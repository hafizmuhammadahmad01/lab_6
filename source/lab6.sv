==> flow/design.v <==
`timescale 1ns / 1ps
module lab6(
    input logic [3:0] num,
    input logic [2:0] sel,
    input logic clk,
    input logic reset,
    input logic write,
    output logic [7:0] d,
    output logic [6:0] seg
);
    logic [7:0][6:0] m; 
    always_ff @(posedge clk or posedge reset) begin 
        if(reset) begin
            m[0] = 7'h1;
            m[1] = 7'h1;
            m[2] = 7'h1;
            m[3] = 7'h1;
            m[4] = 7'h1;
            m[5] = 7'h1;
            m[6] = 7'h1;
            m[7] = 7'h1;
            end
        else begin
            if(write) begin
                case(sel)
                    3'h0: begin
                        case(num)
                            4'h0: m[0] <= 7'b0000001;
                            4'h1: m[0] <= 7'b1001111;
                            4'h2: m[0] <= 7'b0010010;
                            4'h3: m[0] <= 7'b0000110;
                            4'h4: m[0] <= 7'b1001100;
                            4'h5: m[0] <= 7'b0100100;
                            4'h6: m[0] <= 7'b0100000;
                            4'h7: m[0] <= 7'b0001111;
                            4'h8: m[0] <= 7'b0000000;
                            4'h9: m[0] <= 7'b0001100;
                            4'ha: m[0] <= 7'b0001000;
                            4'hb: m[0] <= 7'b1100000;
                            4'hc: m[0] <= 7'b0110000;
                            4'hd: m[0] <= 7'b1000010;
                            4'he: m[0] <= 7'b0110000;
                            4'hf: m[0] <= 7'b0111000;
                         endcase
                    end
                    3'h1: begin
                        case(num)
                            4'h0: m[1] <= 7'b0000001;
                            4'h1: m[1] <= 7'b1001111;
                            4'h2: m[1] <= 7'b0010010;
                            4'h3: m[1] <= 7'b0000110;
                            4'h4: m[1] <= 7'b1001100;
                            4'h5: m[1] <= 7'b0100100;
                            4'h6: m[1] <= 7'b0100000;
                            4'h7: m[1] <= 7'b0001111;
                            4'h8: m[1] <= 7'b0000000;
                            4'h9: m[1] <= 7'b0001100;
                            4'ha: m[1] <= 7'b0001000;
                            4'hb: m[1] <= 7'b1100000;
                            4'hc: m[1] <= 7'b0110000;
                            4'hd: m[1] <= 7'b1000010;
                            4'he: m[1] <= 7'b0110000;
                            4'hf: m[1] <= 7'b0111000;
                         endcase
                    end
                    3'h2: begin
                        case(num)
                            4'h0: m[2] <= 7'b0000001;
                            4'h1: m[2] <= 7'b1001111;
                            4'h2: m[2] <= 7'b0010010;
                            4'h3: m[2] <= 7'b0000110;
                            4'h4: m[2] <= 7'b1001100;
                            4'h5: m[2] <= 7'b0100100;
                            4'h6: m[2] <= 7'b0100000;
                            4'h7: m[2] <= 7'b0001111;
                            4'h8: m[2] <= 7'b0000000;
                            4'h9: m[2] <= 7'b0001100;
                            4'ha: m[2] <= 7'b0001000;
                            4'hb: m[2] <= 7'b1100000;
                            4'hc: m[2] <= 7'b0110000;
                            4'hd: m[2] <= 7'b1000010;
                            4'he: m[2] <= 7'b0110000;
                            4'hf: m[2] <= 7'b0111000;
                         endcase
                    end
                    3'h3: begin
                        case(num)
                            4'h0: m[3] <= 7'b0000001;
                            4'h1: m[3] <= 7'b1001111;
                            4'h2: m[3] <= 7'b0010010;
                            4'h3: m[3] <= 7'b0000110;
                            4'h4: m[3] <= 7'b1001100;
                            4'h5: m[3] <= 7'b0100100;
                            4'h6: m[3] <= 7'b0100000;
                            4'h7: m[3] <= 7'b0001111;
                            4'h8: m[3] <= 7'b0000000;
                            4'h9: m[3] <= 7'b0001100;
                            4'ha: m[3] <= 7'b0001000;
                            4'hb: m[3] <= 7'b1100000;
                            4'hc: m[3] <= 7'b0110000;
                            4'hd: m[3] <= 7'b1000010;
                            4'he: m[3] <= 7'b0110000;
                            4'hf: m[3] <= 7'b0111000;
                         endcase
                    end
                    3'h4: begin
                        case(num)
                            4'h0: m[4] <= 7'b0000001;
                            4'h1: m[4] <= 7'b1001111;
                            4'h2: m[4] <= 7'b0010010;
                            4'h3: m[4] <= 7'b0000110;
                            4'h4: m[4] <= 7'b1001100;
                            4'h5: m[4] <= 7'b0100100;
                            4'h6: m[4] <= 7'b0100000;
                            4'h7: m[4] <= 7'b0001111;
                            4'h8: m[4] <= 7'b0000000;
                            4'h9: m[4] <= 7'b0001100;
                            4'ha: m[4] <= 7'b0001000;
                            4'hb: m[4] <= 7'b1100000;
                            4'hc: m[4] <= 7'b0110000;
                            4'hd: m[4] <= 7'b1000010;
                            4'he: m[4] <= 7'b0110000;
                            4'hf: m[4] <= 7'b0111000;
                         endcase
                    end
                    3'h5: begin
                        case(num)
                            4'h0: m[5] <= 7'b0000001;
                            4'h1: m[5] <= 7'b1001111;
                            4'h2: m[5] <= 7'b0010010;
                            4'h3: m[5] <= 7'b0000110;
                            4'h4: m[5] <= 7'b1001100;
                            4'h5: m[5] <= 7'b0100100;
                            4'h6: m[5] <= 7'b0100000;
                            4'h7: m[5] <= 7'b0001111;
                            4'h8: m[5] <= 7'b0000000;
                            4'h9: m[5] <= 7'b0001100;
                            4'ha: m[5] <= 7'b0001000;
                            4'hb: m[5] <= 7'b1100000;
                            4'hc: m[5] <= 7'b0110000;
                            4'hd: m[5] <= 7'b1000010;
                            4'he: m[5] <= 7'b0110000;
                            4'hf: m[5] <= 7'b0111000;
                         endcase
                    end
                    3'h6: begin
                        case(num)
                            4'h0: m[6] <= 7'b0000001;
                            4'h1: m[6] <= 7'b1001111;
                            4'h2: m[6] <= 7'b0010010;
                            4'h3: m[6] <= 7'b0000110;
                            4'h4: m[6] <= 7'b1001100;
                            4'h5: m[6] <= 7'b0100100;
                            4'h6: m[6] <= 7'b0100000;
                            4'h7: m[6] <= 7'b0001111;
                            4'h8: m[6] <= 7'b0000000;
                            4'h9: m[6] <= 7'b0001100;
                            4'ha: m[6] <= 7'b0001000;
                            4'hb: m[6] <= 7'b1100000;
                            4'hc: m[6] <= 7'b0110000;
                            4'hd: m[6] <= 7'b1000010;
                            4'he: m[6] <= 7'b0110000;
                            4'hf: m[6] <= 7'b0111000;
                         endcase
                    end
                    3'h7: begin
                        case(num)
                            4'h0: m[7] <= 7'b0000001;
                            4'h1: m[7] <= 7'b1001111;
                            4'h2: m[7] <= 7'b0010010;
                            4'h3: m[7] <= 7'b0000110;
                            4'h4: m[7] <= 7'b1001100;
                            4'h5: m[7] <= 7'b0100100;
                            4'h6: m[7] <= 7'b0100000;
                            4'h7: m[7] <= 7'b0001111;
                            4'h8: m[7] <= 7'b0000000;
                            4'h9: m[7] <= 7'b0001100;
                            4'ha: m[7] <= 7'b0001000;
                            4'hb: m[7] <= 7'b1100000;
                            4'hc: m[7] <= 7'b0110000;
                            4'hd: m[7] <= 7'b1000010;
                            4'he: m[7] <= 7'b0110000;
                            4'hf: m[7] <= 7'b0111000;
                         endcase
                    end
                endcase
            end
            else begin
                case(sel) 
                    3'h0: begin
                        d <= 8'b11111110;
                        seg <= m[0];
                    end
                    3'h1: begin
                        d <= 8'b11111101;
                        seg <= m[1];
                    end
                    3'h2: begin
                        d <= 8'b11111011;
                        seg <= m[2];
                    end
                    3'h3: begin
                        d <= 8'b11110111;
                        seg <= m[3];
                    end
                    3'h4: begin
                        d <= 8'b11101111;
                        seg <= m[4];
                    end
                    3'h5: begin
                        seg <= m[5];
                        d <= 8'b11011111;
                    end
                    3'h6: begin 
                        seg <= m[6];
                        d <= 8'b10111111;
                    end
                    3'h7: begin
                        seg <= m[7];
                        d <= 8'b01111111;
                    end
                endcase
            end
        end
    end
endmodule
== Reports on lab6 ==
What the tools print for lab6, step after step.
Line numbers count from 1 in the design file above.
Library cell names are shortened.
A cell with n/a has no value.

* Top module: lab6
* Clock input: clk
* Library: sky130hd
* Corner: tt_025C_1v80

== Elaborated design ==
Source: Yosys, flattened and elaborated, memories not mapped. Widths are those after wreduce. Registers that Yosys merges into a memory's read port (data or address) are not register bits. Print and check cells do not count. Equal cells are merged and count once.
Memory sizes are those after Yosys's memory passes, which may raise the word count (mostly to a power of two), join words into wider ones and drop unused or constant bits.

* Flip-flop bits (word level): 15
* Memory bits (read-only): 896
* Word width x clocked read ports: 56
* Memories kept: 8
* Output and inout bits: 15

* Equality and inequality tests: 7
* Mux-type cells: 2
* Bitwise gates (word level): 2
* Reduce/logical cells: 10

{| class="wikitable"
|+ Memory list
! name !! depth !! bits a word !! rd ports !! wr ports !! RTL line !! text
|-
| (name not given) || 16 || 7 || 1 || 0 || 27 || <nowiki>case(num)</nowiki>
|-
| (name not given) || 16 || 7 || 1 || 0 || 47 || <nowiki>case(num)</nowiki>
|-
| (name not given) || 16 || 7 || 1 || 0 || 67 || <nowiki>case(num)</nowiki>
|-
| (name not given) || 16 || 7 || 1 || 0 || 87 || <nowiki>case(num)</nowiki>
|-
| (name not given) || 16 || 7 || 1 || 0 || 107 || <nowiki>case(num)</nowiki>
|-
| (name not given) || 16 || 7 || 1 || 0 || 127 || <nowiki>case(num)</nowiki>
|}

Memories not listed: 2.

{| class="wikitable"
|+ Operator list
! kind !! number
|-
| 8-bit parallel mux with 8-bit select || 1
|-
| 7-bit parallel mux with 8-bit select || 1
|-
| 2-bit AND reduction || 9
|-
| 3-bit == test with constant B || 4
|-
| 3-bit by 2-bit == test with 1-bit output with constant B || 2
|-
| 3-bit by 1-bit == test with 1-bit output with constant B || 1
|-
| 3-bit logical NOT || 1
|-
| 1-bit NOT || 2
|}

== Logic depth ==
Yosys ltp: most cells in a row. Word level: on the elaborated netlist, between registers, memories and ports. Mapped: between sequential cells and ports; inverters and the memories' decode and read muxes count.

* Word-level depth: 2
* ABC_AREA: 0
* Depth in mapped cells: 7

== After synthesis ==
The flow's flattened synthesis, as Yosys stat reports it; memories are mapped. The netlist is that of the ABC_AREA named above (0 if unset); the other value can give another one.

{| class="wikitable"
|+ Cell types
! cell type !! number !! area in all (um2)
|-
| dfrtp_1 || 48 || 1.2E+03
|-
| edfxtp_1 || 15 || 450.432
|-
| nand2_1 || 60 || 225.216
|-
| dfstp_2 || 8 || 210.202
|-
| o21ai_0 || 28 || 140.134
|-
| nor2_1 || 35 || 131.376
|-
| mux2i_1 || 12 || 120.115
|-
| a21oi_1 || 20 || 100.096
|-
| o21ai_1 || 20 || 100.096
|-
| ha_1 || 5 || 62.56
|-
| buf_4 || 7 || 52.55
|-
| buf_2 || 10 || 50.048
|-
| a211o_1 || 4 || 35.034
|-
| nor2b_1 || 5 || 31.28
|-
| inv_1 || 8 || 30.029
|-
| nand3_1 || 6 || 30.029
|-
| a21oi_2 || 3 || 26.275
|-
| o2bb2ai_1 || 3 || 26.275
|}

Other cell types: 26; their cells: 39.

* Mapped cells: 336
* Mapped area: 3326.9 um2
* Mapped flip-flops: 71
* Buffer cells: 20

== Timing after synthesis ==
OpenSTA on the mapped netlist: ideal clock, no wires. The path of least setup slack (recovery checks aside). Input and output delay are each 20% of the period. Register names are those of the netlist, which keeps one name where synthesis merged equal registers.

* Path kind: input to register
* Start: in sel[2]
* End: reg seg[1]
* Period: 1670 ps
* Input delay: 334 ps
* Data arrival time: 1216 ps
* Data required time: 1408 ps
* Setup slack: 192 ps
* Path delay: 1144 ps
* Stages: 5
* Buffers on the path: 2
* Period reached after synthesis: 1478 ps

"path delay" is the arrival time less input delay plus setup time.
"stages": output pins that drive a net of the path, with the launching flip-flop's if there is one; two outputs of one cell count as two.
"period reached after synthesis" is the clock period less the worst setup slack; recovery checks do not enter. This is arithmetic on one report: input and output delays are still those of the set period (20% each).
Between the ends stands the longest chain of elaborated cells between them, by number of cells; it is not shown to be the way that was timed. Of several equally long chains one is given.
Each line given opens the expression or statement behind the cell; cells for indexed reads and writes are added by Yosys, which also makes memories of some case tables.
A register here has more assigning lines than the two given.

* Path through: buf_4 > buf_6 > mux2_2 > a32oi_1 > a31oi_1
* Length of the longest elaborated chain: 2
* Elaborated cells on any way between the ends: 9
* Those cells by class: eq/ne: 7; mux: 1; reduce/logical: 1

{| class="wikitable"
|+ RTL lines, path after synthesis
! what !! RTL line !! text
|-
| start: declaration || 4 || <nowiki>input logic [2:0] sel,</nowiki>
|-
| 3-bit == test || 189 || <nowiki>case(sel)</nowiki>
|-
| 7-bit parallel mux with 8-bit select || 189 ||
|-
| end: assignment || 192 || <nowiki>seg <= m[0];</nowiki>
|-
| end: assignment || 196 || <nowiki>seg <= m[1];</nowiki>
|-
| end: declaration || 9 || <nowiki>output logic [6:0] seg</nowiki>
|}

== Path in the finished layout ==
Path of least setup slack in the final report of run 2 (OpenROAD, finished layout, wires in). Where an end is a register, its clock arrival counts in the times.
The path's times are printed in steps of 10 ps; the period is the one set.

* Path kind: input to register
* Start: in sel[0]
* End: reg seg[3]
* Period: 1690 ps
* Input delay: 340 ps
* Data arrival time: 1640 ps
* Data required time: 1790 ps
* Setup slack: 150 ps
* Stages: 6
* Buffers on the path: 2

Between the ends stands the longest chain of elaborated cells between them, by number of cells; it is not shown to be the way that was timed. Of several equally long chains one is given.
A register here has more assigning lines than the two given.

* Path through: clkdlybuf4s50_1 > buf_4 > nor2_2 > nand2_1 > nor2_1 > a31oi_2
* Length of the longest elaborated chain: 2
* Elaborated cells on any way between the ends: 9
* Those cells by class: eq/ne: 7; mux: 1; reduce/logical: 1

{| class="wikitable"
|+ RTL lines, path post-layout
! what !! RTL line !! text
|-
| start: declaration || 4 || <nowiki>input logic [2:0] sel,</nowiki>
|-
| 3-bit == test || 189 || <nowiki>case(sel)</nowiki>
|-
| 7-bit parallel mux with 8-bit select || 189 ||
|-
| end: assignment || 192 || <nowiki>seg <= m[0];</nowiki>
|-
| end: assignment || 196 || <nowiki>seg <= m[1];</nowiki>
|-
| end: declaration || 9 || <nowiki>output logic [6:0] seg</nowiki>
|}

Flow measurements of lab6 on sky130hd: 2 stored runs with different settings, listed in no order. Input and output delays are each 20% of the period that was set; the output load is 0.01 pF.
"achieved period": clock period set for the run, less the worst setup slack. It is reckoned from that one timing run; input and output delays stay at 20% of the period that was set.
By "critical setup path time" is meant the share of the clock period that the worst setup path is allowed (20% is reserved at inputs, 20% at outputs), minus its slack. Clock arrival times at its registers enter into it.
"power consumption": no workload was simulated; the value follows from the tool's default switching activity.
"critical setup path time" is given in steps of 10 ps.

=== Run 1 ===
{| class="wikitable"
! Setting !! Value
|-
| period_ns || 2.82
|-
| CORE_UTILIZATION || 57
|-
| PLACE_DENSITY_LB_ADDON || 0.27
|-
| CORE_MARGIN || 3
|-
| CELL_PAD_IN_SITES_GLOBAL_PLACEMENT || 3
|-
| CELL_PAD_IN_SITES_DETAIL_PLACEMENT || 0
|-
| ABC_AREA || 0
|-
| GPL_TIMING_DRIVEN || 1
|-
| MIN_ROUTING_LAYER || met2
|-
| CAP_MARGIN || 20
|-
| SLEW_MARGIN || 20
|}
No final report: placement broke off with FLW-0024.

=== Run 2 ===
{| class="wikitable"
! Setting !! Value
|-
| period_ns || 1.69
|-
| SETUP_SLACK_MARGIN || 0.11
|-
| CAP_MARGIN || 20
|-
| CORE_MARGIN || 2
|-
| CORE_UTILIZATION || 40
|-
| SLEW_MARGIN || 20
|-
! Result !! Value
|-
| Power consumption || 4.296 mW
|-
| Total negative setup slack || 0 ps
|-
| Total die area || 9063.0 um2
|-
| Standard-cell area after routing || 4439.3 um2
|-
| Critical setup path time || 1210 ps
|-
| Critical path kind || input to register
|-
| Setup slack of the critical path || 147 ps
|-
| Achieved period || 1543 ps
|-
| Post-synthesis cell area || 3326.9 um2
|-
| Utilization after layout || 54.6 %
|}
